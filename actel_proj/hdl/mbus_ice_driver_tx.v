==> flow/design.v <==
`timescale 1ns/1ps
module mbus_ice_driver_tx (
    input               clk,
    input               reset,
    input               tx_frame_valid,
    input               tx_char_valid,
    input [7:0]         tx_char,
    input               tx_char_pending,
    output              tx_char_advance,
    output reg [31:0]   tx_mbus_txaddr,
    output reg [31:0]   tx_mbus_txdata,
    output reg          tx_mbus_txreq,
    output reg          tx_mbus_txpend,
    input               tx_mbus_txack,
    input               tx_mbus_txfail,
    input               tx_mbus_txsucc,
    output reg          tx_mbus_txresp_ack,
    output reg          tx_gen_ack,
    output reg          tx_gen_nak,
    input               tx_acknak_valid
    );
parameter ST_TX_IDLE = 0;
parameter ST_TX_SHIFT_ADDR0 = 1;
parameter ST_TX_SHIFT_ADDR1 = 2;
parameter ST_TX_SHIFT_ADDR2 = 3;
parameter ST_TX_SHIFT_ADDR3 = 4;
parameter ST_TX_SHIFT_DATA0 = 5;
parameter ST_TX_SHIFT_DATA1 = 6;
parameter ST_TX_SHIFT_DATA2 = 7;
parameter ST_TX_SHIFT_DATA3 = 8;
parameter ST_TX_WAIT        = 9;
parameter ST_TX_TXREQ       = 10;  
parameter ST_TX_TXACK       = 11;  
parameter ST_TX_TXSUCC      = 12;  
parameter ST_TX_RESULT      = 13;  
parameter ST_TX_SZ = $clog2(ST_TX_RESULT+1);
reg [ST_TX_SZ-1:0]      tx_state    ;
reg [ST_TX_SZ-1:0]      tx_next_state;
reg                     tx_mbus_txaddr_shift;
reg                     tx_mbus_txdata_shift;
always @(posedge clk) begin
    if (reset) begin
        tx_state <= #1 ST_TX_IDLE;
        tx_mbus_txaddr <= #1 32'h0;
        tx_mbus_txdata <= #1 32'h0;
    end else begin
        tx_state <= #1 tx_next_state;
        if (tx_mbus_txaddr_shift) 
            tx_mbus_txaddr <= {tx_mbus_txaddr[23:0],tx_char};
        if (tx_mbus_txdata_shift)
            tx_mbus_txdata <= {tx_mbus_txdata[23:0],tx_char};
    end
end
assign tx_char_advance = tx_mbus_txaddr_shift | tx_mbus_txdata_shift;
always @* begin
    tx_next_state = tx_state;
    tx_mbus_txaddr_shift = 0;
    tx_mbus_txdata_shift = 0;
    tx_mbus_txreq = 0;
    tx_mbus_txpend = 0;
    tx_gen_ack = 0;
    tx_gen_nak = 0;
    tx_mbus_txresp_ack = 0;
    case (tx_state)
        ST_TX_IDLE: begin
            if (tx_frame_valid == 1) begin
                tx_next_state = ST_TX_SHIFT_ADDR0;
            end
        end
        ST_TX_SHIFT_ADDR0: begin 
            tx_mbus_txaddr_shift = tx_char_valid;
            if (tx_char_valid == 1) begin
                tx_next_state = ST_TX_SHIFT_ADDR1;
            end
        end
        ST_TX_SHIFT_ADDR1: begin 
            tx_mbus_txaddr_shift = tx_char_valid;
            if (tx_char_valid == 1) begin
                tx_next_state = ST_TX_SHIFT_ADDR2;
            end
        end
        ST_TX_SHIFT_ADDR2: begin 
            tx_mbus_txaddr_shift = tx_char_valid;
            if (tx_char_valid == 1) begin
                tx_next_state = ST_TX_SHIFT_ADDR3;
            end
        end
        ST_TX_SHIFT_ADDR3: begin 
            tx_mbus_txaddr_shift = tx_char_valid;
            if (tx_char_valid == 1) begin
                tx_next_state = ST_TX_SHIFT_DATA0;
            end
        end
        ST_TX_SHIFT_DATA0: begin 
            tx_mbus_txdata_shift = tx_char_valid;
            if (tx_char_valid == 1) begin
                tx_next_state = ST_TX_SHIFT_DATA1;
            end
        end
        ST_TX_SHIFT_DATA1: begin 
            tx_mbus_txdata_shift = tx_char_valid;
            if (tx_char_valid == 1) begin
                tx_next_state = ST_TX_SHIFT_DATA2;
            end
        end
        ST_TX_SHIFT_DATA2: begin 
            tx_mbus_txdata_shift = tx_char_valid;
            if (tx_char_valid == 1) begin
                tx_next_state = ST_TX_SHIFT_DATA3;
            end
        end
        ST_TX_SHIFT_DATA3: begin 
            tx_mbus_txdata_shift = tx_char_valid;
            if (tx_char_valid == 1) begin
                tx_next_state = ST_TX_WAIT;
            end
        end
        ST_TX_WAIT: begin
            tx_next_state = ST_TX_TXREQ;
        end
        ST_TX_TXREQ: begin   
            tx_mbus_txreq = 1;
            tx_mbus_txpend = tx_char_pending;
            if (tx_mbus_txack == 1) begin
                tx_next_state = ST_TX_TXACK;
            end
        end 
        ST_TX_TXACK: begin   
            if (tx_mbus_txack == 0) begin
                if (tx_char_pending == 1)  begin
                    tx_next_state = ST_TX_SHIFT_DATA0;
                end else begin
                    tx_next_state = ST_TX_TXSUCC;
                end
            end
        end
        ST_TX_TXSUCC: begin   
            if (tx_mbus_txsucc == 1) begin
                tx_gen_ack = 1;
                tx_next_state = ST_TX_RESULT;
            end else if (tx_mbus_txfail == 1) begin
                tx_gen_nak = 1;
                tx_next_state = ST_TX_RESULT;
            end
        end 
        ST_TX_RESULT: begin   
            tx_mbus_txresp_ack = 1;
            if(tx_acknak_valid == 1'b0) begin
				tx_next_state = ST_TX_IDLE;
            end
        end 
        default:  begin
            tx_next_state = tx_state;
            tx_mbus_txaddr_shift = 0;
            tx_mbus_txdata_shift = 0;
            tx_mbus_txreq = 0;
            tx_mbus_txpend = 0;
            tx_gen_ack = 0;
            tx_gen_nak = 0;
            tx_mbus_txresp_ack = 0;
        end
    endcase
end  
endmodule
* Step by step through the tools: mbus_ice_driver_tx
The steps from the RTL of mbus_ice_driver_tx to its reports follow in flow order.
Line numbers count from 1 in the design file above.
Operators carry their Yosys type and port widths (W data, S select, Z words).
Library cell names are shortened.
The mark -- stands for no value.
- Top :: mbus_ice_driver_tx
- Clock input :: clk
- Standard-cell library :: sky130hd
- Library corner :: tt_025C_1v80

* After elaboration
Yosys after proc, flatten, opt, wreduce and memory -nomap, before mapping. Memory bits, and registers merged into a memory's read port (data or address), are not among the register bits. Print and check cells are not counted. Equal cells are merged and count once.
- Input port bits :: 17
- Output and inout port bits :: 70
- Bits in registers :: 68
- Elaborated cells :: 61
- Bitwise logic cells :: 1
- Equal/unequal tests :: 26
- Mux-type cells :: 26
- Reductions and logical operators :: 5
** Operators by type and width (count)
- $mux W4 :: 15
- $pmux W4 S14 :: 1
- $ne A2 B2 Y1 const B :: 12
- $eq A4 B4 Y1 const B :: 6
- $eq A4 B3 Y1 const B :: 4
- $reduce_and A14 Y1 :: 1
- $reduce_bool A14 Y1 :: 1
- $mux W1 :: 10
- $eq A4 B2 Y1 const B :: 2
- $reduce_or A4 Y1 :: 2
- $eq A4 B1 Y1 const B :: 1
- $logic_not A4 Y1 :: 1
- $ne A3 B3 Y1 const B :: 1
- $or A1 B1 Y1 :: 1

* Logic depth
Depth = most cells in a row (Yosys ltp): at word level without a register or memory, in the mapped netlist without a sequential cell, where the memories' decode and read muxes count.
- Word-level depth :: 4
- ABC_AREA :: 0
- Mapped depth :: 4
- Depth with buffers taken out :: 2

* After synthesis
The flow's flattened synthesis, as Yosys stat reports it; memories are mapped. The netlist is that of the ABC_AREA named above (0 if unset); the other value can give another one.
** Cell types
- dfxtp_1 :: count 78, area in all 1.56E+03 sq um
- mux2i_1 :: count 71, area in all 710.682 sq um
- nand2b_1 :: count 74, area in all 462.944 sq um
- buf_12 :: count 4, area in all 80.077 sq um
- nor2_1 :: count 8, area in all 30.029 sq um
- clkbuf_1 :: count 7, area in all 26.275 sq um
- a21oi_1 :: count 5, area in all 25.024 sq um
- buf_2 :: count 5, area in all 25.024 sq um
- buf_6 :: count 2, area in all 22.522 sq um
- o41a_1 :: count 2, area in all 22.522 sq um
- o41ai_1 :: count 2, area in all 17.517 sq um
- or3b_2 :: count 2, area in all 17.517 sq um
- nand2_1 :: count 4, area in all 15.014 sq um
- and2_1 :: count 2, area in all 12.512 sq um
- inv_1 :: count 3, area in all 11.261 sq um
- a221o_1 :: count 1, area in all 10.01 sq um
- and3b_1 :: count 1, area in all 8.758 sq um
- nand3b_1 :: count 1, area in all 7.507 sq um
Not listed: further types 2, cells in them 2.
- Buffers :: 18
- Standard cells after synthesis :: 274
- Sequential area :: 1561.5 sq um
- Synthesis area :: 3079.2 sq um
- Flip-flop cells :: 78

* Path before layout
Path of least setup slack by OpenSTA after synthesis, without wires, with an ideal clock, recovery checks aside; 20% of the period is set as input and as output delay. Where synthesis merged equal registers, the netlist keeps one of their names.
- Path kind :: input-to-output
- Start :: in tx_char_valid
- End :: out tx_char_advance
- Arrival time :: 1.213 ns
- Path delay :: 0.667 ns
- Path slack :: 0.971 ns
- Stages :: 4
- Output delay :: 0.546 ns
- External input delay :: 0.546 ns
- Path buffers :: 2
- Data required time :: 2.184 ns
- Clock period :: 2.73 ns
- Synthesis period reached :: 1.759 ns
"path delay" is the arrival time less input delay plus setup time.
At an output port there is no setup time.
"stages": output pins that drive a net of the path, with the launching flip-flop's if there is one; two outputs of one cell count as two.
"synthesis period reached" = period - worst setup slack (recovery checks aside). The figure is calculated, with input and output delays left at 20% of the set period.
The rows between start and end are the longest chain of elaborated cells between them; the timing report does not say that the signal goes this way. Where chains are equally long, one stands for them.
A line is the first line of the expression or statement that the cell stems from. Yosys adds cells for indexed reads and writes and turns some case tables into memories.
- Cell sequence :: buf_2 -> o41ai_1 -> buf_2 -> nand2_1
- Length of the longest elaborated chain :: 2
- Elaborated cells between the ends (all ways) :: 3
- Classes of those cells :: mux (2); logic (1)
** RTL lines, path post-synthesis
- start: declaration :: RTL line 6 : input               tx_char_valid,
- $mux W1 :: RTL line 64 : case (tx_state)
- $or A1 B1 Y1 :: RTL line 54 : assign tx_char_advance = tx_mbus_txaddr_shift | tx_mbus_txdata_shift;
- end: declaration :: RTL line 9 : output              tx_char_advance,

* Timing after layout
From the final timing report of entry A: the path of least setup slack in the routed layout; clock arrival at registers is part of the times.
- Path kind :: reg-to-output
- Start :: reg tx_state
- End :: out tx_char_advance
- Path buffers :: 1
- Arrival time :: 1.29 ns
- Output delay :: 0.38 ns
- Path slack :: 0.23 ns
- Data required time :: 1.52 ns
- Stages :: 4
- Clock period :: 1.9 ns
Where an end lacks its bit number, it is one bit of the signal, or one of the new flip-flops if synthesis recoded a state register.
The rows between start and end are the longest chain of elaborated cells between them; the timing report does not say that the signal goes this way. Where chains are equally long, one stands for them.
- Cell sequence :: dfxtp_2 -> o41ai_4 -> nand2_1 -> clkbuf_2
- Length of the longest elaborated chain :: 4
- Elaborated cells between the ends (all ways) :: 13
- Classes of those cells :: eq/ne (8); mux (2); logic (1); reduce/logical (2)
** RTL lines, path after layout
- start: declaration :: RTL line 37 : reg [ST_TX_SZ-1:0]      tx_state    ;
- start: assignment :: RTL line 43 : tx_state <= #1 ST_TX_IDLE;
- start: assignment :: RTL line 47 : tx_state <= #1 tx_next_state;
- $eq A4 B3 Y1 :: RTL line 64 : case (tx_state)
- $reduce_or A4 Y1
- $mux W1 :: RTL line 64
- $or A1 B1 Y1 :: RTL line 54 : assign tx_char_advance = tx_mbus_txaddr_shift | tx_mbus_txdata_shift;
- end: declaration :: RTL line 9 : output              tx_char_advance,

==> runs of mbus_ice_driver_tx <==
Below are 2 stored runs of the flow (Yosys, OpenROAD; platform sky130hd) on mbus_ice_driver_tx, each with its settings and what was measured, unordered. Constraints: input delay and output delay 20% of the set period each, output load 0.01 pF.
"time used up by the worst setup path" = time allowed to the worst setup path (clock period - input delay - output delay, where it has them) - its slack; a late launch clock adds to it, a late capture clock takes from it.
"power": no workload was simulated; the value follows from the tool's default switching activity.

** Entry A
- Settings :: period_ns=1.9; CORE_UTILIZATION=37; SETUP_SLACK_MARGIN=0.18; PLACE_DENSITY_LB_ADDON=0.29; CORE_MARGIN=9; GPL_TIMING_DRIVEN=1; GPL_ROUTABILITY_DRIVEN=0; CTS_CLUSTER_SIZE=37; SLEW_MARGIN=20; MAX_ROUTING_LAYER=met5; CAP_MARGIN=20
- Chip area after synthesis (Yosys) :: 3079.2 sq um
- Die footprint :: 11930.1 sq um
- Utilization in the final report :: 0.538
- Worst setup slack after layout :: 0.228 ns
- Total negative setup slack :: 0.000 ns
- Worst hold slack in the final report :: 0.382 ns
- Power :: 3035 uW
- Time used up by the worst setup path :: 1.29 ns
- Critical path kind :: reg-to-output

** Entry B
- Settings :: period_ns=1.9; CAP_MARGIN=20; CORE_MARGIN=2; CORE_UTILIZATION=40; SLEW_MARGIN=20
- Chip area after synthesis (Yosys) :: 3079.2 sq um
- Die footprint :: 8416.2 sq um
- Utilization in the final report :: 0.581
- Worst setup slack after layout :: 0.069 ns
- Total negative setup slack :: 0.000 ns
- Worst hold slack in the final report :: 0.440 ns
- Power :: 3228 uW
- Time used up by the worst setup path :: 1.07 ns
- Critical path kind :: input-to-output
