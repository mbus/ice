==> flow/design.v <==
`timescale 1ns/1ps
module ice_bus_controller(clk, rst, rx_char, rx_char_valid, tx_char, tx_char_valid, tx_char_ready, generate_nak, evt_id, ma_data, ma_addr, ma_data_valid, ma_frame_valid, sl_overflow, sl_addr, sl_tail, sl_latch_tail, sl_data, sl_arb_request, sl_arb_grant);
parameter NUM_DEV=2;
input clk;
input rst;
input [7:0] rx_char;
input rx_char_valid;
output [7:0] tx_char;
output reg tx_char_valid;
input tx_char_ready;
output reg generate_nak;
output reg [7:0] evt_id;
output [7:0] ma_data;
output reg [7:0] ma_addr;
output reg ma_data_valid;
output reg ma_frame_valid;
input sl_overflow;
output [8:0] sl_addr;
input [8:0] sl_tail;
output reg sl_latch_tail;
input [8:0] sl_data;
input [NUM_DEV-1:0] sl_arb_request;
output [NUM_DEV-1:0] sl_arb_grant;
assign ma_data = rx_char;
wire pri_en, pri_granted;
wire pri_latch;
priority_select #(NUM_DEV) pri1(
	.clk(clk),
	.rst(rst),
	.enable(pri_en),
	.latch(pri_latch),
	.requests(sl_arb_request),
	.grants(sl_arb_grant),
	.granted(pri_granted)
);
reg record_addr, record_evt_id;
reg byte_counter_incr, byte_counter_decr, byte_counter_reset, set_byte_counter;
reg shift_in_pyld_len;
reg [7:0] byte_counter;
reg [7:0] payload_len;
parameter STATE_RX_IDLE = 0;
parameter STATE_RX_ID = 1;
parameter STATE_RX_LEN = 2;
parameter STATE_RX_PYLD = 3;
parameter STATE_RX_OVERFLOW = 4;
reg [3:0] state, next_state;
always @* begin
	next_state = state;
	record_addr = 1'b0;
	record_evt_id = 1'b0;
	byte_counter_incr = 1'b0;
	byte_counter_decr = 1'b0;
	byte_counter_reset = 1'b0;
	shift_in_pyld_len = 1'b0;
	ma_data_valid = 1'b0;
	ma_frame_valid = 1'b0;
	set_byte_counter = 1'b0;
	generate_nak = 1'b0;
	case(state)
		STATE_RX_IDLE: begin
			record_addr = 1'b1;
			ma_frame_valid = rx_char_valid;
			byte_counter_reset = 1'b1;
			if(rx_char_valid)
				next_state = STATE_RX_ID;
		end
		STATE_RX_ID: begin
			ma_frame_valid = 1'b1;
			ma_data_valid = rx_char_valid;
			record_evt_id = 1'b1;
			if(rx_char_valid)
				next_state = STATE_RX_LEN;
		end
		STATE_RX_LEN: begin
			ma_frame_valid = 1'b1;
			ma_data_valid = rx_char_valid;
			shift_in_pyld_len = rx_char_valid;
			if(rx_char_valid) begin
				byte_counter_reset = 1'b1;
				next_state = STATE_RX_PYLD;
			end
		end
		STATE_RX_PYLD: begin
			ma_frame_valid = 1'b1;
			ma_data_valid = rx_char_valid;
			byte_counter_incr = rx_char_valid;
			if(byte_counter == payload_len)
				next_state = STATE_RX_IDLE;
			else if(sl_overflow)
				next_state = STATE_RX_OVERFLOW;
		end
		STATE_RX_OVERFLOW: begin
			generate_nak = 1'b1;
			next_state = STATE_RX_IDLE;
		end
	endcase
end
always @(posedge clk) begin
	if(rst) begin
		state <= #1 STATE_RX_IDLE;
		byte_counter <= #1 16'd0;
	end else begin
		state <= #1 next_state;
		if(shift_in_pyld_len) begin
			payload_len <= #1 rx_char;
		end
		if(record_addr)
			ma_addr <= #1 rx_char;
		if(record_evt_id)
			evt_id <= #1 rx_char;
		if(byte_counter_reset)
			byte_counter <= #1 16'd0;
		else if(byte_counter_incr)
			byte_counter <= #1 byte_counter + 16'd1;
	end
end
assign pri_latch = ~pri_granted;
assign pri_en = 1'b1;
reg [8:0] sl_addr_offset;
reg [7:0] sl_addr_offset_save;
assign sl_addr = sl_tail + sl_addr_offset;
parameter STATE_TX_IDLE = 0;
parameter STATE_TX_GETLEN = 1;
parameter STATE_TX_HEADER_PRE = 2;
parameter STATE_TX_HEADER = 3;
parameter STATE_TX_LEN = 4;
parameter STATE_TX_PAYLOAD = 5;
parameter STATE_TX_LATCH_TAIL = 6;
reg [3:0] tx_state, next_tx_state;
reg save_offset;
reg tx_len;
reg addr_offset_clear, addr_offset_incr;
assign tx_char = (tx_len) ? sl_addr_offset_save[7:0] : sl_data[7:0];
always @(posedge clk) begin
	if(rst) begin
		tx_state <= #1 STATE_TX_IDLE;
		sl_addr_offset <= #1 0;
	end else begin
		tx_state <= #1 next_tx_state;
		if(addr_offset_clear)
			sl_addr_offset <= #1 0;
		else if(addr_offset_incr)
			sl_addr_offset <= #1 sl_addr_offset + 1;
		if(save_offset)
			sl_addr_offset_save <= #1 sl_addr_offset - 4;
	end
end
always @* begin
	next_tx_state = tx_state;
	addr_offset_clear = 1'b0;
	addr_offset_incr = 1'b0;
	save_offset = 1'b0;
	tx_char_valid = 1'b0;
	tx_len = 1'b0;
	sl_latch_tail = 1'b0;
	case(tx_state)
		STATE_TX_IDLE: begin
			addr_offset_clear = 1'b1;
			if(pri_granted) begin
				next_tx_state = STATE_TX_GETLEN;
			end
		end
		STATE_TX_GETLEN: begin
			addr_offset_incr = 1'b1;
			if(sl_data[8]) begin
				save_offset = 1'b1;
				addr_offset_clear = 1'b1;
				next_tx_state = STATE_TX_HEADER_PRE;
			end
		end
		STATE_TX_HEADER_PRE: begin
			next_tx_state = STATE_TX_HEADER;
		end
		STATE_TX_HEADER: begin
			addr_offset_incr = tx_char_ready;
			tx_char_valid = tx_char_ready;
			if(sl_addr_offset == 2)
				next_tx_state = STATE_TX_LEN;
		end
		STATE_TX_LEN: begin
			addr_offset_incr = tx_char_ready;
			tx_char_valid = tx_char_ready;
			tx_len = 1'b1;
			if(tx_char_ready)
				next_tx_state = STATE_TX_PAYLOAD;
		end
		STATE_TX_PAYLOAD: begin
			addr_offset_incr = tx_char_ready;
			tx_char_valid = tx_char_ready;
			if(sl_data[8]) begin
				addr_offset_incr = 1'b1;
				next_tx_state = STATE_TX_LATCH_TAIL;
			end
		end
		STATE_TX_LATCH_TAIL: begin
			sl_latch_tail = 1'b1;
			next_tx_state = STATE_TX_IDLE;
		end
	endcase
end
endmodule
`timescale 1ns/1ps
module priority_select(clk, rst, enable, latch, requests, grants, granted);
parameter WIDTH=8;	
input clk;
input rst;
input enable;
input latch;
input [WIDTH-1:0] requests;
output reg [WIDTH-1:0] grants;
output granted;
reg [WIDTH-1:0] temp_grants;
assign granted = (grants & requests) > 0;
integer ii;
reg temp_granted;
always @* begin
	temp_grants = 0;
	temp_granted = 1'b0;
	if(enable) begin
		for(ii = 0; ii < WIDTH; ii=ii+1) begin
			if(requests[ii] && ~temp_granted) begin
				temp_grants[ii] = 1'b1;
				temp_granted = 1'b1;
			end
		end
	end
end
always @(posedge clk) begin
	if(rst) begin
		grants <= #1 0;
	end else begin
		if(latch) begin
			grants <= #1 temp_grants;
		end
	end
end
endmodule
### Step by step through the tools: ice_bus_controller

The steps from the RTL of ice_bus_controller to its reports follow in flow order.
Line numbers count from 1 in the design file above.
Cell names lack the library's common part.
Not given: -

| inputs | value |
|---|---|
| design top | ice_bus_controller |
| clock | clk |
| library | sky130hd |
| corner | tt_025C_1v80 |

### Elaborated design

Yosys after proc, flatten, opt, wreduce and memory -nomap, before mapping. Memory bits, and registers merged into a memory's read port (data or address), are not among the register bits. Print and check cells are not counted. Equal cells are merged and count once.

| operators by class | value |
|---|---|
| $mul | 0 |
| div/mod/pow operators | 0 |
| reductions and logical operators | 16 |
| bitwise logic cells | 3 |
| muxes and demuxes | 32 |
| $lt $le $gt $ge | 1 |
| equal/unequal tests | 21 |
| add/sub/neg operators | 4 |
| shifts and indexed selects | 0 |

Operator list:

| operator | count |
|---|---|
| 4-bit two-way mux | 10 |
| 32-bit by 1-bit greater-than comparator with 1-bit output (second input constant) | 1 |
| 4-bit case mux with 7-bit select | 1 |
| 4-bit case mux with 5-bit select | 1 |
| 4-bit by 2-bit equality test with 1-bit output (second input constant) | 4 |
| 4-bit by 3-bit equality test with 1-bit output (second input constant) | 4 |
| 1-bit two-way mux | 15 |
| 2-bit inequality test (second input constant) | 7 |
| 9-bit by 1-bit adder with 9-bit output (second input constant) | 1 |
| 9-bit by 2-bit equality test with 1-bit output (second input constant) | 1 |
| 9-bit adder | 1 |
| 2-bit AND reduction | 4 |
| 4-bit by 1-bit equality test with 1-bit output (second input constant) | 2 |
| 4-bit zero test | 2 |
| 8-bit by 1-bit adder with 8-bit output (second input constant) | 1 |
| 8-bit by 3-bit subtractor with 8-bit output (second input constant) | 1 |
| 8-bit equality test | 1 |
| 8-bit two-way mux | 1 |
| 7-bit nonzero test | 1 |
| 2-bit OR reduction | 3 |
| 3-bit OR reduction | 2 |
| 6-bit AND reduction | 1 |
| 1-bit case mux with 2-bit select | 3 |
| 5-bit AND reduction | 1 |
| 5-bit nonzero test | 1 |
| 3-bit inequality test (second input constant) | 1 |
| 1-bit case mux with 3-bit select | 1 |
| 1-bit NOT | 2 |

Other operator kinds: 3; their cells: 3.

| storage and ports | value |
|---|---|
| register bits after elaboration | 59 |
| memory bits (read-only) | 0 |
| word width x clocked read ports | 0 |
| latch bits | 0 |
| memories kept | 0 |
| cells after elaboration | 86 |
| input port bits | 33 |
| bits in writable memories | 0 |

### Longest topological paths

Longest topological path by Yosys (ltp), each cell counted once; first at word level (registers and memories cut), then after technology mapping (sequential cells cut; the memories' decode and read muxes count).

| depth | value |
|---|---|
| word-level depth | 4 |
| ABC_AREA | 1 |
| gate-level depth with buffers | 10 |

### Mapped cells and area

Yosys stat after the flow's synthesis: flattened, memories mapped to cells. It holds for the ABC_AREA given above (unset counts as 0); a run with the other value may have another netlist.
Totals and module areas in this step are rounded.

Cells by type:

| type | count | area in all (um^2) |
|---|---|---|
| edfxtp_1 | 32 | 960.922 |
| dfxtp_1 | 31 | 620.595 |
| nand2_1 | 114 | 427.91 |
| ha_1 | 14 | 175.168 |
| inv_1 | 45 | 168.912 |
| nor2_1 | 34 | 127.622 |
| nand3_1 | 21 | 105.101 |
| a21oi_1 | 18 | 90.086 |
| xnor2_1 | 8 | 70.067 |
| buf_4 | 8 | 60.058 |
| xor2_1 | 6 | 52.55 |
| o21ai_0 | 8 | 40.038 |
| nand2_2 | 6 | 37.536 |
| fa_1 | 1 | 20.019 |
| nor3_1 | 4 | 20.019 |
| nor2_2 | 3 | 18.768 |
| nand3_4 | 1 | 17.517 |
| buf_8 | 1 | 15.014 |

Not listed: further types 20, cells in them 25.

| mapped netlist | value |
|---|---|
| synthesis area | 3200 um^2 |
| flip-flop cells | 63 |
| buffers | 12 |
| area of sequential cells | 1580 um^2 |
| cells in the netlist | 380 |

### Timing after synthesis

Source: OpenSTA report_checks on the synthesized netlist (no wires, ideal clock, input and output delay 20% of the period each), path of least setup slack; recovery checks are left aside. Register names are those of the netlist, which keeps one name where synthesis merged equal registers.

| path post-synthesis | value |
|---|---|
| kind | input -> output |
| start point | input port sl_tail[0] |
| end point | output port sl_addr[6] |
| arrival time | 1806 ps |
| stages on the path | 8 |
| clock period | 3490 ps |
| slack | 986 ps |
| external output delay | 698 ps |
| delay of the path | 1108 ps |
| buffers on the path | 0 |
| required time | 2792 ps |
| period reached after synthesis | 2504 ps |

"delay of the path" = arrival - input delay + setup time.
At an output port there is no setup time.
"stages on the path": output pins that drive a net of the path, with the launching flip-flop's if there is one; two outputs of one cell count as two.
"period reached after synthesis" is the clock period less the worst setup slack; recovery checks do not enter. This is arithmetic on one report: input and output delays are still those of the set period (20% each).
The rows between start and end are the longest chain of elaborated cells between them; the timing report does not say that the signal goes this way. Where chains are equally long, one stands for them.
A line is the first line of the expression or statement that the cell stems from. Yosys adds cells for indexed reads and writes and turns some case tables into memories.

| on the way, post-synthesis | value |
|---|---|
| cells stage by stage | ha_1 inv_1 fa_1 o21ai_1 nand3_1 nand2_1 nand2_1 nand2_1 |
| length of the longest elaborated chain | 1 |
| elaborated cells on any way between the ends | 1 |
| RTL lines with such cells | 1 |
| classes of those cells | 1 x add/sub |

RTL lines, path post-synthesis:

| item | RTL line | RTL |
|---|---|---|
| from (decl) | 19 | `input [8:0] sl_tail;` |
| 9-bit adder | 121 | `assign sl_addr = sl_tail + sl_addr_offset;` |
| to (decl) | 18 | `output [8:0] sl_addr;` |

### Worst path after layout

Path of least setup slack in the final report of record 2 (OpenROAD, finished layout, wires in). Where an end is a register, its clock arrival counts in the times.
The report prints the path's times to 10 ps; the period is as set.

| path post-layout | value |
|---|---|
| kind | register -> output |
| start point | register sl_addr_offset[0] |
| end point | output port sl_addr[6] |
| buffers on the path | 2 |
| arrival time | 1860 ps |
| stages on the path | 11 |
| slack | 140 ps |
| clock period | 2500 ps |
| required time | 2000 ps |
| external output delay | 500 ps |

The rows between start and end are the longest chain of elaborated cells between them; the timing report does not say that the signal goes this way. Where chains are equally long, one stands for them.
A register here has more assigning lines than the two given.

| on the way, post-layout | value |
|---|---|
| cells stage by stage | dfxtp_4 ha_4 inv_2 fa_2 o21ai_2 buf_4 nand3_2 nand2_1 nand2_1 nand2_1 buf_2 |
| length of the longest elaborated chain | 1 |
| elaborated cells on any way between the ends | 1 |
| RTL lines with such cells | 1 |
| classes of those cells | 1 x add/sub |

RTL lines, path post-layout:

| item | RTL line | RTL |
|---|---|---|
| from (decl) | 119 | `reg [8:0] sl_addr_offset;` |
| from (assign) | 137 | `sl_addr_offset <= #1 0;` |
| from (assign) | 143 | `sl_addr_offset <= #1 sl_addr_offset + 1;` |
| 9-bit adder | 121 | `assign sl_addr = sl_tail + sl_addr_offset;` |
| to (decl) | 18 | `output [8:0] sl_addr;` |

Data sheet: physical implementation of ice_bus_controller

Design ice_bus_controller on sky130hd. What follows are 2 stored runs of the flow, each under its own settings; their order means nothing. The constraints put input and output delay at 20% of the set period each and load the outputs with 0.01 pF.
"achieved clock period" is the run's clock period less its worst setup slack. It is reckoned from that one timing run; input and output delays stay at 20% of the period that was set.
"time used up by the worst setup path" means the part of the period allowed to the worst setup path (the constraints hold back 20% at inputs and 20% at outputs) less its slack; where the path has registers, the arrival times of their clocks count too.
By "power consumption" is meant OpenSTA's value without simulated activity: inputs other than the clock are taken to toggle once in ten clock periods, and the tool carries that through the logic.
"time used up by the worst setup path" is known to 10 ps.
Results are given in rounded form.
Settings: -- = not set for that run.
Results: -- = not shown.

| name | record 1 | record 2 |
|---|---|---|
| period_ns | 3.06 | 2.5 |
| CORE_UTILIZATION | 67 | 59 |
| PLACE_DENSITY_LB_ADDON | 0.25 | 0.11 |
| HOLD_SLACK_MARGIN | -0.01 | -0.09 |
| CORE_MARGIN | 4 | 2 |
| CELL_PAD_IN_SITES_GLOBAL_PLACEMENT | 3 | -- |
| CELL_PAD_IN_SITES_DETAIL_PLACEMENT | 2 | -- |
| GPL_TIMING_DRIVEN | 0 | 1 |
| SLEW_MARGIN | 15 | 20 |
| MIN_ROUTING_LAYER | met2 | -- |
| CAP_MARGIN | 20 | 20 |
| SETUP_SLACK_MARGIN | -- | 0.21 |
| CORE_ASPECT_RATIO | -- | 1.9 |
| TNS_END_PERCENT | -- | 10 |
| ABC_AREA | -- | 1 |
| CTS_CLUSTER_DIAMETER | -- | 160 |
| Yosys chip area after synthesis (um^2) | -- | 3200 |
| die outline area (um^2) | -- | 6060 |
| standard-cell area after routing (um^2) | -- | 4490 |
| utilization after layout (%) | -- | 84.3 |
| worst setup slack after layout (ps) | -- | 136 |
| post-route setup TNS (ps) | -- | 0 |
| worst hold slack after layout (ps) | -- | 466 |
| power consumption (mW) | -- | 2.38 |
| achieved clock period (ps) | -- | 2364 |
| time used up by the worst setup path (ps) | -- | 1860 |
| critical path kind | -- | register -> output |

Record 1: incomplete, placement halted on FLW-0024
