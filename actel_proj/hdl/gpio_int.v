==> flow/design.v <==
`timescale 1ns/1ps
module gpio_int(clk, reset, GPIO, gpio_level, gpio_direction, gpio_int_enable, sl_data, sl_addr, sl_tail, sl_latch_tail, sl_arb_request, sl_arb_grant, global_counter, incr_ctr);
parameter GPIO_WIDTH=24;
input clk;
input reset;
inout [GPIO_WIDTH-1:0] GPIO;
input [GPIO_WIDTH-1:0] gpio_level;
input [GPIO_WIDTH-1:0] gpio_direction;
input [GPIO_WIDTH-1:0] gpio_int_enable;
inout [8:0] sl_data;
input [8:0] sl_addr;
inout [8:0] sl_tail;
input sl_latch_tail;
output sl_arb_request;
input sl_arb_grant;
input [7:0] global_counter;
output reg incr_ctr;
reg frame_req;
reg [7:0] frame_data;
wire data_latch;
wire [8:0] mf_sl_data;
wire [8:0] mf_sl_tail;
assign sl_data = (sl_arb_grant) ? mf_sl_data : 9'bzzzzzzzzz;
assign sl_tail = (sl_arb_grant) ? mf_sl_tail : 9'bzzzzzzzzz;
message_fifo #( .DEPTH_LOG2(4)) 
mf1(
	.clk(clk),
	.rst(reset),
	.in_data(frame_data),
	.in_data_latch(data_latch),
	.in_frame_valid(frame_req),
	.tail(mf_sl_tail),
	.out_data_addr(sl_addr),
	.out_data(mf_sl_data),
	.out_frame_valid(sl_arb_request),
	.latch_tail(sl_latch_tail & sl_arb_grant)
);
genvar ii;
generate
	for(ii = 0; ii < GPIO_WIDTH; ii=ii+1) begin
		assign GPIO[ii] = (gpio_direction[ii]) ? gpio_level[ii] : 1'bz;
	end
endgenerate
parameter STATE_IDLE = 0;
parameter STATE_MESSAGE0 = 1;
parameter STATE_MESSAGE1 = 2;
parameter STATE_MESSAGE2 = 3;
parameter STATE_MESSAGE3 = 4;
parameter STATE_MESSAGE4 = 5;
reg [3:0] state, next_state;
reg latch_gpio_levels, gpio_has_changed;
reg drive_id, drive_gcount, drive_len, drive_param, drive_latched_data;
assign data_latch = drive_id | drive_gcount | drive_len | drive_param | drive_latched_data;
reg [1:0] drive_ctr;
always @* begin
	next_state = state;
	latch_gpio_levels = 1'b0;
	frame_req = 1'b1;
	drive_id = 1'b0;
	drive_len = 1'b0;
	drive_param = 1'b0;
	drive_gcount = 1'b0;
	drive_latched_data = 1'b0;
	incr_ctr = 1'b0;
	case(state)
		STATE_IDLE: begin
			frame_req = 1'b0;
			latch_gpio_levels = 1'b1;
			if(gpio_has_changed)
				next_state = STATE_MESSAGE0;
		end
		STATE_MESSAGE0: begin
			drive_id = 1'b1;
			next_state = STATE_MESSAGE1;
		end
		STATE_MESSAGE1: begin
			drive_gcount = 1'b1;
			incr_ctr = 1'b1;
			next_state = STATE_MESSAGE2;
		end
		STATE_MESSAGE2: begin
			drive_len = 1'b1;
			next_state = STATE_MESSAGE3;
		end
		STATE_MESSAGE3: begin
			drive_param = 1'b1;
			next_state = STATE_MESSAGE4;
		end
		STATE_MESSAGE4: begin
			drive_latched_data = 1'b1;
			if(drive_ctr == 2)
				next_state = STATE_IDLE;
		end
	endcase
end
reg [GPIO_WIDTH-1:0] last_gpio_levels, last_gpio_levels_db;
integer jj;
always @* begin
	gpio_has_changed = 1'b0;
	for(jj = 0; jj < GPIO_WIDTH; jj = jj + 1) begin
		if(~gpio_direction[jj]) begin
			if((last_gpio_levels[jj] ^ last_gpio_levels_db[jj]) & gpio_int_enable[jj])
				gpio_has_changed = 1'b1;
		end
	end
	frame_data = 8'h67;
	if(drive_gcount) frame_data = global_counter;
	else if(drive_param) frame_data = 8'h6c;
	else if(drive_latched_data) begin
		if(drive_ctr == 0)
			frame_data = last_gpio_levels[23:16];
		else if(drive_ctr == 1)
			frame_data = last_gpio_levels[15:8];
		else
			frame_data = last_gpio_levels[7:0];
	end
end
always @(posedge clk) begin
	if(reset) begin
		state <= #1 STATE_IDLE;
	end else begin
		state <= #1 next_state;
		if(latch_gpio_levels) begin
			last_gpio_levels_db <= #1 GPIO;
			last_gpio_levels <= #1 last_gpio_levels_db;
		end
		if(drive_latched_data)
			drive_ctr <= #1 drive_ctr + 1;
		else
			drive_ctr <= #1 0;
	end
end
endmodule
`timescale 1ns/1ps
module message_fifo(
	input clk,
	input rst,
	input [7:0] in_data,
	input in_data_latch,
	input in_frame_valid,
	output in_data_overflow,
	output reg [8:0] tail,
	input [8:0] out_data_addr,
	output [8:0] out_data,
	output out_frame_valid,
	output out_frame_data_valid,
	input latch_tail
);
parameter DEPTH_LOG2=9;
parameter DEPTH = (1 << DEPTH_LOG2);
reg last_frame_valid;
wire insert_fvbit = (last_frame_valid & ~in_frame_valid);
wire insert_start = (~last_frame_valid & in_frame_valid);
reg [DEPTH_LOG2-1:0] head;
reg [DEPTH_LOG2-3:0] num_valid_frames;
wire [8:0] ram_wr_data;
reg [8:0] out_data_addr_reg;
wire ram_wr_latch;
ram #(9,DEPTH_LOG2) fr1(
	.clk(clk),
	.reset(rst),
	.in_data(ram_wr_data),
	.in_addr(head),
	.in_latch(ram_wr_latch),
	.out_data(out_data),
	.out_addr(out_data_addr_reg[DEPTH_LOG2-1:0])
);
assign ram_wr_data = {insert_fvbit,in_data};
assign ram_wr_latch = (in_data_latch | insert_fvbit | insert_start); 
assign in_data_overflow = (head == tail-1);
assign out_frame_valid = (num_valid_frames > 0);
assign out_frame_data_valid = (out_data_addr == out_data_addr_reg);
always @(posedge clk) begin
	if(rst) begin
		last_frame_valid <= #1 1'b0;
		out_data_addr_reg <= #1 9'd0;
		num_valid_frames <= #1 0;
		tail <= #1 0;
		head <= #1 0;
	end else begin
		out_data_addr_reg <= #1 out_data_addr;
		last_frame_valid <= #1 in_frame_valid;
		if(insert_fvbit)
			num_valid_frames <= #1 num_valid_frames + 1;
		if(latch_tail)
			num_valid_frames <= #1 num_valid_frames - 1;
		if(ram_wr_latch)
			head <= #1 head + 1;
		if(latch_tail)
			tail <= #1 out_data_addr;
	end
end
endmodule
`timescale 1ns/1ps
module ram(clk,reset,in_data,in_addr,in_latch,out_data,out_addr);
parameter DATA_WIDTH = 8;
parameter DEPTH_LOG2 = 4;
parameter DEPTH = (1 << DEPTH_LOG2);
input clk;
input reset;
input [DATA_WIDTH-1:0] in_data;
input [DEPTH_LOG2-1:0] in_addr;
input in_latch;
output [DATA_WIDTH-1:0] out_data;
input [DEPTH_LOG2-1:0] out_addr;
reg [DATA_WIDTH-1:0] ram [DEPTH-1:0]  ;
assign out_data = ram[out_addr];
always @(posedge clk) begin
	if(reset) begin
	end else begin
		if(in_latch) begin
			ram[in_addr] <= #1 in_data;
		end
	end
end
endmodule
# ---- From RTL to reports: gpio_int
# What the tools print for gpio_int, step after step.
# Line numbers count from 1 in the design file above.
# Not given: n/a
dict set report setup {
  top {gpio_int}
  clock {clk}
  lib {sky130hd}
  corner {tt_025C_1v80}
}

# ---- After elaboration
# Counts by Yosys on the flattened word-level netlist (proc, flatten, opt, wreduce; memories kept). Print and check cells are left out. Cells with the same type and inputs are merged into one.
# Yosys's memory passes give these memory sizes; they may raise the number of words (mostly to a power of two), join words into wider ones and drop unused or constant bits.
dict set report word_totals {
  register_bits 70
  mem_bits_rw 144
  clocked_rd_ports_x_width 9
  n_memories 1
  out_inout_bits 44
  elab_cells 186
}
dict set report classes {
  addsub 4
  compare 1
  equal 9
  n_mux 98
  bitwise 59
  reduce_and_logical 6
}
# name size word_bits read_ports write_ports line
set mem_list {}
lappend mem_list {mf1.fr1.ram 16 9 1 1 206} ;# reg [DATA_WIDTH-1:0] ram [DEPTH-1:0]  ;
# op count
set ops {}
lappend ops {{1-bit 2-to-1 mux} 81}
lappend ops {{8-bit 2-to-1 mux} 5}
lappend ops {{9-bit 2-to-1 mux} 4}
lappend ops {{1-bit bitwise AND} 27}
lappend ops {{1-bit bitwise XOR} 24}
lappend ops {{4-bit case mux with 6-bit select} 1}
lappend ops {{4-bit 2-to-1 mux} 5}
lappend ops {{4-bit by 2-bit == test with 1-bit output (second input constant)} 2}
lappend ops {{4-bit by 3-bit == test with 1-bit output (second input constant)} 2}
lappend ops {{1-bit OR} 6}
lappend ops {{6-bit nonzero test} 1}
lappend ops {{2-bit by 1-bit adder with 2-bit output (second input constant)} 2}
lappend ops {{2-bit inequality test (second input constant)} 2}
lappend ops {{4-bit by 1-bit adder with 4-bit output (second input constant)} 1}
lappend ops {{4-bit by 1-bit == test with 1-bit output (second input constant)} 1}
lappend ops {{4-bit logical NOT} 1}
lappend ops {{2-bit 2-to-1 mux} 2}
lappend ops {{3-bit AND reduction} 1}
lappend ops {{1-bit NOT} 2}
lappend ops {{2-bit by 1-bit subtractor with 2-bit output (second input constant)} 1}
lappend ops {{2-bit by 1-bit greater-than comparator with 1-bit output (second input constant)} 1}
lappend ops {{2-bit by 1-bit == test with 1-bit output (second input constant)} 1}
lappend ops {{2-bit == test (second input constant)} 1}
lappend ops {{2-bit logical NOT} 1}
lappend ops {{2-bit AND reduction} 1}
lappend ops {{2-bit nonzero test} 1}

# ---- Logic depth
# Yosys ltp: most cells in a row. Word level: on the elaborated netlist, between registers, memories and ports. Mapped: between sequential cells and ports; inverters and the memories' decode and read muxes count.
dict set report logic_depth {
  word_depth 52
  ABC_AREA 0
  mapped_depth 7
  depth_no_buf 6
}

# ---- Synthesis result
# The flow's flattened synthesis, as Yosys stat reports it; memories are mapped. The netlist is that of the ABC_AREA named above (0 if unset); the other value can give another one.
# cell count area_total_um2
set by_type {}
lappend by_type {sky130_fd_sc_hd__edfxtp_1 194 5.83E+03}
lappend by_type {sky130_fd_sc_hd__mux4_1 32 840.806}
lappend by_type {sky130_fd_sc_hd__dfxtp_1 26 520.499}
lappend by_type {sky130_fd_sc_hd__mux4_2 13 292.781}
lappend by_type {sky130_fd_sc_hd__xnor2_1 26 227.718}
lappend by_type {sky130_fd_sc_hd__buf_4 24 180.173}
lappend by_type {sky130_fd_sc_hd__nor2_1 29 108.854}
lappend by_type {sky130_fd_sc_hd__nand2_1 28 105.101}
lappend by_type {sky130_fd_sc_hd__ha_1 7 87.584}
lappend by_type {sky130_fd_sc_hd__a21oi_1 16 80.077}
lappend by_type {sky130_fd_sc_hd__mux2i_1 8 80.077}
lappend by_type {sky130_fd_sc_hd__o32ai_1 8 70.067}
lappend by_type {sky130_fd_sc_hd__nor2b_1 11 68.816}
lappend by_type {sky130_fd_sc_hd__nor3b_1 9 67.565}
lappend by_type {sky130_fd_sc_hd__inv_1 15 56.304}
lappend by_type {sky130_fd_sc_hd__mux2_2 5 56.304}
lappend by_type {sky130_fd_sc_hd__nand2b_1 8 50.048}
lappend by_type {sky130_fd_sc_hd__clkbuf_1 10 37.536}
# Other cell types: 16; their cells: 42.
dict set report mapped {
  cells 511
  yosys_area_mm2 0.0090387
  ffs 220
}
# The figures by module come from a second, unflattened synthesis with its own total; it is not the netlist above.
dict set report hier_totals {
  cells_unflattened 563
  area_unflattened_mm2 0.009409
}
# Rows give one instance, submodules left out.
# mod instances cells mod_area_mm2 seq_area_mm2
set by_module {}
lappend by_module {ram 1 246 0.0056091 0.0043241}
lappend by_module {gpio_int 1 203 0.0027038 0.0016216}
lappend by_module {{message_fifo #(DEPTH_LOG2=4)} 1 114 0.0010961 0.0005005}

# ---- Worst setup path after synthesis
# Path of least setup slack by OpenSTA after synthesis, without wires, with an ideal clock, recovery checks aside; 20% of the period is set as input and as output delay. Where synthesis merged equal registers, the netlist keeps one of their names.
dict set report synth_timing {
  path_kind {input to register}
  start {input reset}
  end {register last_gpio_levels[0]}
  tclk_ns 5.06
  in_delay_ns 1.012
  t_first_pin_ns 1.012
  t_arrival_ns 3.248
  path_slack_ns 1.357
  delay_ns 2.691
  driving_pins 2
  synth_period_reached_ns 3.703
}
# "delay_ns" is the arrival time less input delay plus setup time.
# "driving_pins" counts driving pins, that of a launching flip-flop among them; a cell with two outputs on the path counts twice.
# "synth_period_reached_ns" = period - worst setup slack (recovery checks aside). The figure is calculated, with input and output delays left at 20% of the set period.
# Between the ends stands the longest chain of elaborated cells between them, by number of cells; it is not shown to be the way that was timed. Of several equally long chains one is given.
# Each line given opens the expression or statement behind the cell; cells for indexed reads and writes are added by Yosys, which also makes memories of some case tables.
dict set report synth_between {
  path_cell_list {sky130_fd_sc_hd__clkbuf_1 -> sky130_fd_sc_hd__nor2_1}
  elab_chain_cells 2
}
# element line
set synth_lines {}
lappend synth_lines {{start, declared} 5} ;# input reset;
lappend synth_lines {{1-bit NOT} n/a}
lappend synth_lines {{2-bit AND reduction} n/a}
lappend synth_lines {{end, assigned} 125} ;# last_gpio_levels <= #1 last_gpio_levels_db;
lappend synth_lines {{end, declared} 96} ;# reg [GPIO_WIDTH-1:0] last_gpio_levels, last_gpio_levels_db;

==> runs of gpio_int <==
Record of 2 stored runs of the RTL-to-layout flow on gpio_int, platform sky130hd. The runs are unordered. Constraints: input delay and output delay 20% of the set period each, output load 0.01 pF.

[flow] flow run 1: files
==> flow/run.sh <==
#!/bin/bash
# the make line also repeats the synthesis and layout settings of config.mk as NAME=value (left out here)
make -C /OpenROAD-flow-scripts/flow DESIGN_CONFIG=/design/flow/config.mk WORK_HOME=/design/flow/orfs CLKGATE_MAP_FILE= finish
==> flow/config.mk <==
export PLATFORM = sky130hd
export DESIGN_NAME = gpio_int
export DESIGN_NICKNAME = gpio_int
export VERILOG_FILES = /design/flow/design.v
export SDC_FILE = /design/flow/constraint.sdc
export NUM_CORES = 4
export LEC_CHECK = 0
export CAP_MARGIN = 0
export CORE_MARGIN = 6
export CORE_UTILIZATION = 37
export CTS_CLUSTER_DIAMETER = 115
export PLACE_DENSITY_LB_ADDON = 0.14
export SLEW_MARGIN = 0
==> flow/constraint.sdc <==
create_clock -name core_clock -period 3.12 [get_ports {clk}]
set_input_delay 0.6240 -clock core_clock [delete_from_list [all_inputs] [get_ports {clk}]]
set_output_delay 0.6240 -clock core_clock [all_outputs]
set_load 0.01 [all_outputs]

[flow] flow run 1: no results, routing failed with RSZ-0074

[flow] flow run 2: files
==> flow/run.sh <==
#!/bin/bash
# the make line also repeats the synthesis and layout settings of config.mk as NAME=value (left out here)
make -C /OpenROAD-flow-scripts/flow DESIGN_CONFIG=/design/flow/config.mk WORK_HOME=/design/flow/orfs CLKGATE_MAP_FILE= finish
==> flow/config.mk <==
export PLATFORM = sky130hd
export DESIGN_NAME = gpio_int
export DESIGN_NICKNAME = gpio_int
export VERILOG_FILES = /design/flow/design.v
export SDC_FILE = /design/flow/constraint.sdc
export NUM_CORES = 4
export LEC_CHECK = 0
export ABC_AREA = 0
export CAP_MARGIN = 20
export CELL_PAD_IN_SITES_DETAIL_PLACEMENT = 2
export CELL_PAD_IN_SITES_GLOBAL_PLACEMENT = 1
export CORE_ASPECT_RATIO = 1.71
export CORE_MARGIN = 2
export CORE_UTILIZATION = 52
export MAX_ROUTING_LAYER = met4
export MIN_ROUTING_LAYER = met1
export SLEW_MARGIN = 20
export TNS_END_PERCENT = 85
==> flow/constraint.sdc <==
create_clock -name core_clock -period 3.84 [get_ports {clk}]
set_input_delay 0.7680 -clock core_clock [delete_from_list [all_inputs] [get_ports {clk}]]
set_output_delay 0.7680 -clock core_clock [all_outputs]
set_load 0.01 [all_outputs]

[flow] flow run 2: no results, routing failed with RSZ-0074
